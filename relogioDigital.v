==> flow/design.v <==
module counter(
    input clk,
    input reset,
    input enable,                
    input [4:0] horas_ajustado,  
    input [5:0] minutos_ajustado,  
    input ajuste_horas,          
    input ajuste_minutos,        
    output reg [5:0] segundos,   
    output reg [5:0] minutos,    
    output reg [4:0] horas,      
    output reg [7:0] leds,
    output blk       
);
    assign blk = 1;
    always @(posedge clk) begin
        if (reset) begin
            segundos <= 0;
            minutos <= 0;
            horas <= 0;
            leds <= 8'b0;
        end else if (ajuste_horas) begin
            horas <= horas_ajustado;
        end else if (ajuste_minutos) begin
            minutos <= minutos_ajustado;
        end else if (enable) begin
            if (segundos == 59) begin
                segundos <= 0;
                if (minutos == 59) begin
                    minutos <= 0;
                    if (horas == 23) begin
                        horas <= 0;
                    end else begin
                        horas <= horas + 1;
                    end
                end else begin
                    minutos <= minutos + 1;
                end
            end else begin
                segundos <= segundos + 1;
            end
        end
        leds <= segundos;
    end
endmodule
module seven_segment_converter(
    input [3:0] numero,
    output reg [6:0] seg
);
    always @(*) begin
        case (numero)
            4'b0000: seg = 7'b0111111;  
            4'b0001: seg = 7'b0000110;  
            4'b0010: seg = 7'b1011011;  
            4'b0011: seg = 7'b1001111;  
            4'b0100: seg = 7'b1100110;  
            4'b0101: seg = 7'b1101101;  
            4'b0110: seg = 7'b1111101;  
            4'b0111: seg = 7'b0000111;  
            4'b1000: seg = 7'b1111111;  
            4'b1001: seg = 7'b1100111;  
            default: seg = 7'b0000000;  
        endcase
    end
endmodule
module digital_clock(
    input clk,
    input reset,
    input btn0,   
    input btn1,   
    output [6:0] display_horas_d,
    output [6:0] display_horas_u,
    output [6:0] display_minutos_d,
    output [6:0] display_minutos_u,
    output [7:0] leds,   
    output blk) ;
    parameter NORMAL = 2'b00;         
    parameter SET_HORAS = 2'b01;      
    parameter SET_MINUTOS = 2'b10;    
    reg [1:0] estado;   
    wire [5:0] segundos;       
    reg [5:0] minutos_ajustado;  
    reg [4:0] horas_ajustado;    
    reg enable_relogio;
    reg [5:0] minutos_contador;   
    reg [4:0] horas_contador;     
    reg btn0_ultimo, btn1_ultimo;
    counter cnt(
        .clk(clk),
        .reset(reset),
        .enable(enable_relogio),
        .segundos(segundos),
        .minutos(minutos_contador),
        .horas(horas_contador),
        .leds(leds),
        .horas_ajustado(horas_ajustado),   
        .minutos_ajustado(minutos_ajustado),  
        .ajuste_horas(estado == SET_HORAS),   
        .ajuste_minutos(estado == SET_MINUTOS),
        .blk(blk)
    );
    always @(posedge clk or posedge reset) begin
        if (reset) begin
            estado <= NORMAL;
            horas_ajustado <= 0;
            minutos_ajustado <= 0;
            enable_relogio <= 1;   
            btn0_ultimo <= 0;
            btn1_ultimo <= 0;
        end else begin
            if (btn0 && !btn0_ultimo) begin
                case (estado)
                    NORMAL: begin
                        estado <= SET_HORAS;
                        enable_relogio <= 0;   
                    end
                    SET_HORAS: begin
                        estado <= SET_MINUTOS;
                    end
                    SET_MINUTOS: begin
                        estado <= NORMAL;
                        enable_relogio <= 1;   
                    end
                endcase
            end
            if (btn1 && !btn1_ultimo) begin
                case (estado)
                    SET_HORAS: begin
                        if (horas_ajustado == 23) begin
                            horas_ajustado <= 0;
                        end else begin
                            horas_ajustado <= horas_ajustado + 1;
                        end
                    end
                    SET_MINUTOS: begin
                        if (minutos_ajustado == 59) begin
                            minutos_ajustado <= 0;
                        end else begin
                            minutos_ajustado <= minutos_ajustado + 1;
                        end
                    end
                endcase
            end
            btn0_ultimo <= btn0;
            btn1_ultimo <= btn1;
        end
    end
    seven_segment_converter converter_horas_u (
        .numero(horas_contador % 10),
        .seg(display_horas_u)
    );
    seven_segment_converter converter_horas_d (
        .numero((horas_contador / 10) % 10),
        .seg(display_horas_d)
    );
    seven_segment_converter converter_minutos_u (
        .numero(minutos_contador % 10),
        .seg(display_minutos_u)
    );
    seven_segment_converter converter_minutos_d (
        .numero((minutos_contador / 10) % 10),
        .seg(display_minutos_d)
    );
endmodule
Reports on digital_clock
What the tools print for digital_clock, step after step.
Line numbers count from 1 in the design file above.
Operators carry their Yosys type and port widths (W data, S select, Z words).
Cell names lack the library's common part.
Not given: -
- top module: digital_clock
- clock input: clk
- standard-cell library: sky130hd
- corner: tt_025C_1v80

Elaborated design
Source: Yosys, flattened and elaborated, memories not mapped. Widths are those after wreduce. Registers that Yosys merges into a memory's read port (data or address) are not register bits. Print and check cells do not count. Equal cells are merged and count once.
Yosys's memory passes give these memory sizes; they may raise the number of words (mostly to a power of two), join words into wider ones and drop unused or constant bits.
- add/sub/neg operators: 5
- $mul at 0
- divide/modulo/power cells at 6
- $lt $le $gt $ge: 0
- equal/unequal tests at 8
- shift operators: 0
- multiplexer cells: 15
- bitwise gates (word level): 2
- reduce/logical cells: 19
- operators with widths (kind ; number):
    $mod A32 B4 Y32 const B ; 2
    $div A5 B4 Y32 const B ; 1
    $mod A5 B4 Y32 const B ; 1
    $div A6 B4 Y32 const B ; 1
    $mod A6 B4 Y32 const B ; 1
    $mux W6 ; 6
    $mux W5 ; 7
    $add A6 B1 Y6 const B ; 3
    $eq A6 B6 Y1 const B ; 3
    $reduce_bool A2 Y1 ; 6
    $add A5 B1 Y5 const B ; 2
    $eq A5 B5 Y1 const B ; 2
    $reduce_and A2 Y1 ; 4
    $reduce_and A3 Y1 ; 2
    $pmux W2 S3 ; 1
    $reduce_and A4 Y1 ; 1
    $reduce_bool A3 Y1 ; 1
    $logic_and A1 B1 Y1 ; 2
    $not A1 Y1 ; 2
    $logic_not A1 Y1 ; 2
    $eq A2 B1 Y1 const B ; 1
    $ne A2 B1 Y1 const B ; 1
    $eq A2 B2 Y1 const B ; 1
    $logic_not A2 Y1 ; 1
    $pmux W1 S2 ; 1
- noted register bits after elaboration: 39
- noted latch bits: 0
- noted bits in writable memories: 0
- ROM bits: 448
- clocked read ports x word width: 0
- memories kept at 4
- noted output and inout port bits: 37
- memories (memory ; words ; bits a word ; read ports ; write ports ; RTL line ; source):
    (no name shown) ; 16 ; 7 ; 1 ; 0 ; 51 ; case (numero)
    (no name shown) ; 16 ; 7 ; 1 ; 0 ; 51 ;
    (no name shown) ; 16 ; 7 ; 1 ; 0 ; 51 ;
    (no name shown) ; 16 ; 7 ; 1 ; 0 ; 51 ;

Longest topological paths
Yosys ltp: most cells in a row. Word level: on the elaborated netlist, between registers, memories and ports. Mapped: between sequential cells and ports; inverters and the memories' decode and read muxes count.
- noted depth in word-level cells: 7
- noted ABC_AREA: 0
- noted gate-level depth with buffers: 16
- depth with buffers taken out: 15

Synthesis result
Source: synth_stat.txt of the flow (Yosys; design flattened, memories mapped). It holds for the ABC_AREA given above (unset counts as 0); a run with the other value may have another netlist.
- mapped cells: 374
- cell area after synthesis at 3174.3 sq um
- mapped flip-flops: 40
- buffers: 21
- cell types (cell type ; number ; area in all (sq um)):
    dfxtp_1 ; 23 ; 460.442
    ha_1 ; 33 ; 412.896
    dfrtp_1 ; 15 ; 375.36
    nand2_1 ; 35 ; 131.376
    o21ai_0 ; 26 ; 130.125
    nor2_1 ; 28 ; 105.101
    a21oi_1 ; 16 ; 80.077
    mux2i_1 ; 8 ; 80.077
    inv_1 ; 19 ; 71.318
    nand3_1 ; 14 ; 70.067
    xnor2_1 ; 8 ; 70.067
    mux2_2 ; 6 ; 67.565
    nor3_1 ; 11 ; 55.053
    dfstp_2 ; 2 ; 52.55
    nor2b_1 ; 8 ; 50.048
    buf_4 ; 6 ; 45.043
    buf_6 ; 4 ; 45.043
    a22oi_1 ; 5 ; 37.536
Other cell types: 51; their cells: 107.
By module: a second synthesis without flattening, with its own total; a netlist apart from the flattened one above.
- noted cells (unflattened synthesis): 369
- noted area (unflattened synthesis): 3116.7 sq um
Rows give one instance, submodules left out.
- modules (module ; instances ; cells ; area (sq um) ; sequential area (sq um)):
    digital_clock ; 1 ; 132 ; 1194.9 ; 427.9
    counter ; 1 ; 129 ; 1171.1 ; 460.4
    seven_segment_converter ; 4 ; 27 ; 187.7 ; 0.0

Timing after synthesis
OpenSTA on the mapped netlist: ideal clock, no wires. The path of least setup slack (recovery checks aside). Input and output delay are each 20% of the period. Register names are those of the netlist, which keeps one name where synthesis merged equal registers.
- kind: reg-to-output
- from: register cnt.minutos[4]
- to: output port display_minutos_u[6]
- clock period at 6.49 ns
- external output delay at 1.298 ns
- time at the first pin at 0.000 ns
- noted arrival: 3.422 ns
- noted data required time: 5.192 ns
- setup slack at 1.770 ns
- noted delay of the path: 3.422 ns
- noted stages on the path: 15
- noted buffers on the path: 1
- synthesis period reached at 4.72 ns
"delay of the path" = arrival - input delay + setup time.
At an output port there is no setup time.
"stages on the path" counts driving pins, that of a launching flip-flop among them; a cell with two outputs on the path counts twice.
"synthesis period reached" = period - worst setup slack (recovery checks aside). The figure is calculated, with input and output delays left at 20% of the set period.
The rows between start and end are the longest chain of elaborated cells between them; the timing report does not say that the signal goes this way. Where chains are equally long, one stands for them.
Each line given opens the expression or statement behind the cell; cells for indexed reads and writes are added by Yosys, which also makes memories of some case tables.
A memory read counts as a cell of the chain, while the word-level depth stops at memories.
A register here has more assigning lines than the two given.
- cell sequence: dfxtp_1 > buf_6 > inv_1 > ha_1 > or2_2 > ha_1 > nand4bb_4 > o221a_1 > o311ai_4 > a211o_4 > inv_4 > xnor2_1 > ha_1 > or4_1 > a22oi_1
- cells in the longest elaborated chain at 2
- elaborated cells on any way between the ends: 2
- RTL lines with such cells: 2
- RTL lines, path after synthesis (element ; RTL line ; source):
    from (decl) ; 10 ; output reg [5:0] minutos,
    from (assign) ; 25 ; minutos <= minutos_ajustado;
    from (assign) ; 37 ; minutos <= minutos + 1;
    $mod A6 B4 Y32 ; 157 ; .numero(minutos_contador % 10),
    $mem_v2 Z16 W7 ; 51 ; case (numero)
    to (decl) ; 74 ; output [6:0] display_minutos_u,

Worst path after layout
From the final timing report of stored run 1: the path of least setup slack in the routed layout; clock arrival at registers is part of the times.
- kind: reg-to-output
- from: register cnt.minutos[4]
- to: output port display_minutos_u[6]
- clock period at 2.76 ns
- external output delay at 0.55 ns
- time at the first pin at 0.28 ns
- noted arrival: 3.43 ns
- noted data required time: 2.21 ns
- setup slack at -1.23 ns
- noted stages on the path: 14
- noted buffers on the path: 1
The rows between start and end are the longest chain of elaborated cells between them; the timing report does not say that the signal goes this way. Where chains are equally long, one stands for them.
A memory read counts as a cell of the chain, while the word-level depth stops at memories.
A register here has more assigning lines than the two given.
- cell sequence: dfxtp_2 > inv_4 > ha_4 > or2_4 > ha_4 > nand4bb_4 > o221a_1 > o311ai_4 > a211o_4 > inv_6 > mux2_4 > or4_4 > a22oi_2 > buf_2
- cells in the longest elaborated chain at 2
- elaborated cells on any way between the ends: 2
- RTL lines with such cells: 2
- RTL lines, path after layout (element ; RTL line ; source):
    from (decl) ; 10 ; output reg [5:0] minutos,
    from (assign) ; 25 ; minutos <= minutos_ajustado;
    from (assign) ; 37 ; minutos <= minutos + 1;
    $mod A6 B4 Y32 ; 157 ; .numero(minutos_contador % 10),
    $mem_v2 Z16 W7 ; 51 ; case (numero)
    to (decl) ; 74 ; output [6:0] display_minutos_u,

Lab notebook: digital_clock

Design digital_clock on sky130hd. What follows are 2 stored runs of the flow, each under its own settings; their order means nothing. The constraints put input and output delay at 20% of the set period each and load the outputs with 0.01 pF.
"period achieved" is the run's clock period less its worst setup slack. It is reckoned from that one timing run; input and output delays stay at 20% of the period that was set.
"time on the worst setup path" is the time allowed to the run's worst setup path (the clock period less input and output delay, where it has them) less its slack. Clock arrival times count: a late capture clock shortens it, a late launch clock lengthens it.
"overall power": no workload was simulated; the value follows from the tool's default switching activity.

Stored run 1

==> flow/run.sh <==
#!/bin/bash
# the make line also repeats the synthesis and layout settings of config.mk as NAME=value (left out here)
make -C /OpenROAD-flow-scripts/flow DESIGN_CONFIG=/design/flow/config.mk WORK_HOME=/design/flow/orfs CLKGATE_MAP_FILE= finish
==> flow/config.mk <==
export PLATFORM = sky130hd
export DESIGN_NAME = digital_clock
export DESIGN_NICKNAME = digital_clock
export VERILOG_FILES = /design/flow/design.v
export SDC_FILE = /design/flow/constraint.sdc
export NUM_CORES = 4
export LEC_CHECK = 0
export CAP_MARGIN = 20
export CELL_PAD_IN_SITES_DETAIL_PLACEMENT = 0
export CELL_PAD_IN_SITES_GLOBAL_PLACEMENT = 2
export CORE_ASPECT_RATIO = 0.61
export CORE_MARGIN = 10
export CORE_UTILIZATION = 20
export CTS_CLUSTER_DIAMETER = 27
export MIN_ROUTING_LAYER = met2
export PLACE_DENSITY = 0.65
export SETUP_SLACK_MARGIN = 0.18
export SLEW_MARGIN = 20
export TNS_END_PERCENT = 100
==> flow/constraint.sdc <==
create_clock -name core_clock -period 2.76 [get_ports {clk}]
set_input_delay 0.5520 -clock core_clock [delete_from_list [all_inputs] [get_ports {clk}]]
set_output_delay 0.5520 -clock core_clock [all_outputs]
set_load 0.01 [all_outputs]

Measured in stored run 1:
- chip area after synthesis (Yosys) at 3,174.3 sq um
- noted the area inside the die boundary: 21,465.6 sq um
- standard-cell area after layout: 5,108.6 sq um
- utilization of the finished layout: 33.3%
- noted the smallest setup slack: -1.227 ns
- noted the post-route setup TNS: -15.644 ns
- noted the smallest hold slack: 0.392 ns
- noted the overall power: 0.003148 W
- period achieved: 3.987 ns
- time on the worst setup path: 3.43 ns
- class of the worst setup path: reg-to-output

Stored run 2

==> flow/run.sh <==
#!/bin/bash
# the make line also repeats the synthesis and layout settings of config.mk as NAME=value (left out here)
make -C /OpenROAD-flow-scripts/flow DESIGN_CONFIG=/design/flow/config.mk WORK_HOME=/design/flow/orfs CLKGATE_MAP_FILE= finish
==> flow/config.mk <==
export PLATFORM = sky130hd
export DESIGN_NAME = digital_clock
export DESIGN_NICKNAME = digital_clock
export VERILOG_FILES = /design/flow/design.v
export SDC_FILE = /design/flow/constraint.sdc
export NUM_CORES = 4
export LEC_CHECK = 0
export CAP_MARGIN = 15
export CELL_PAD_IN_SITES_DETAIL_PLACEMENT = 0
export CELL_PAD_IN_SITES_GLOBAL_PLACEMENT = 3
export CORE_MARGIN = 6
export CORE_UTILIZATION = 15
export GPL_TIMING_DRIVEN = 0
export HOLD_SLACK_MARGIN = 0.09
export PLACE_DENSITY_LB_ADDON = 0.15
export SLEW_MARGIN = 20
==> flow/constraint.sdc <==
create_clock -name core_clock -period 3.47 [get_ports {clk}]
set_input_delay 0.6940 -clock core_clock [delete_from_list [all_inputs] [get_ports {clk}]]
set_output_delay 0.6940 -clock core_clock [all_outputs]
set_load 0.01 [all_outputs]

Measured in stored run 2:
- chip area after synthesis (Yosys) at 3,174.3 sq um
- noted the area inside the die boundary: 24,796.8 sq um
- standard-cell area after layout: 4,670.7 sq um
- utilization of the finished layout: 22.8%
- noted the smallest setup slack: -0.727 ns
- noted the post-route setup TNS: -5.598 ns
- noted the smallest hold slack: 0.389 ns
- noted the overall power: 0.002278 W
- period achieved: 4.197 ns
- time on the worst setup path: 3.50 ns
- class of the worst setup path: reg-to-output
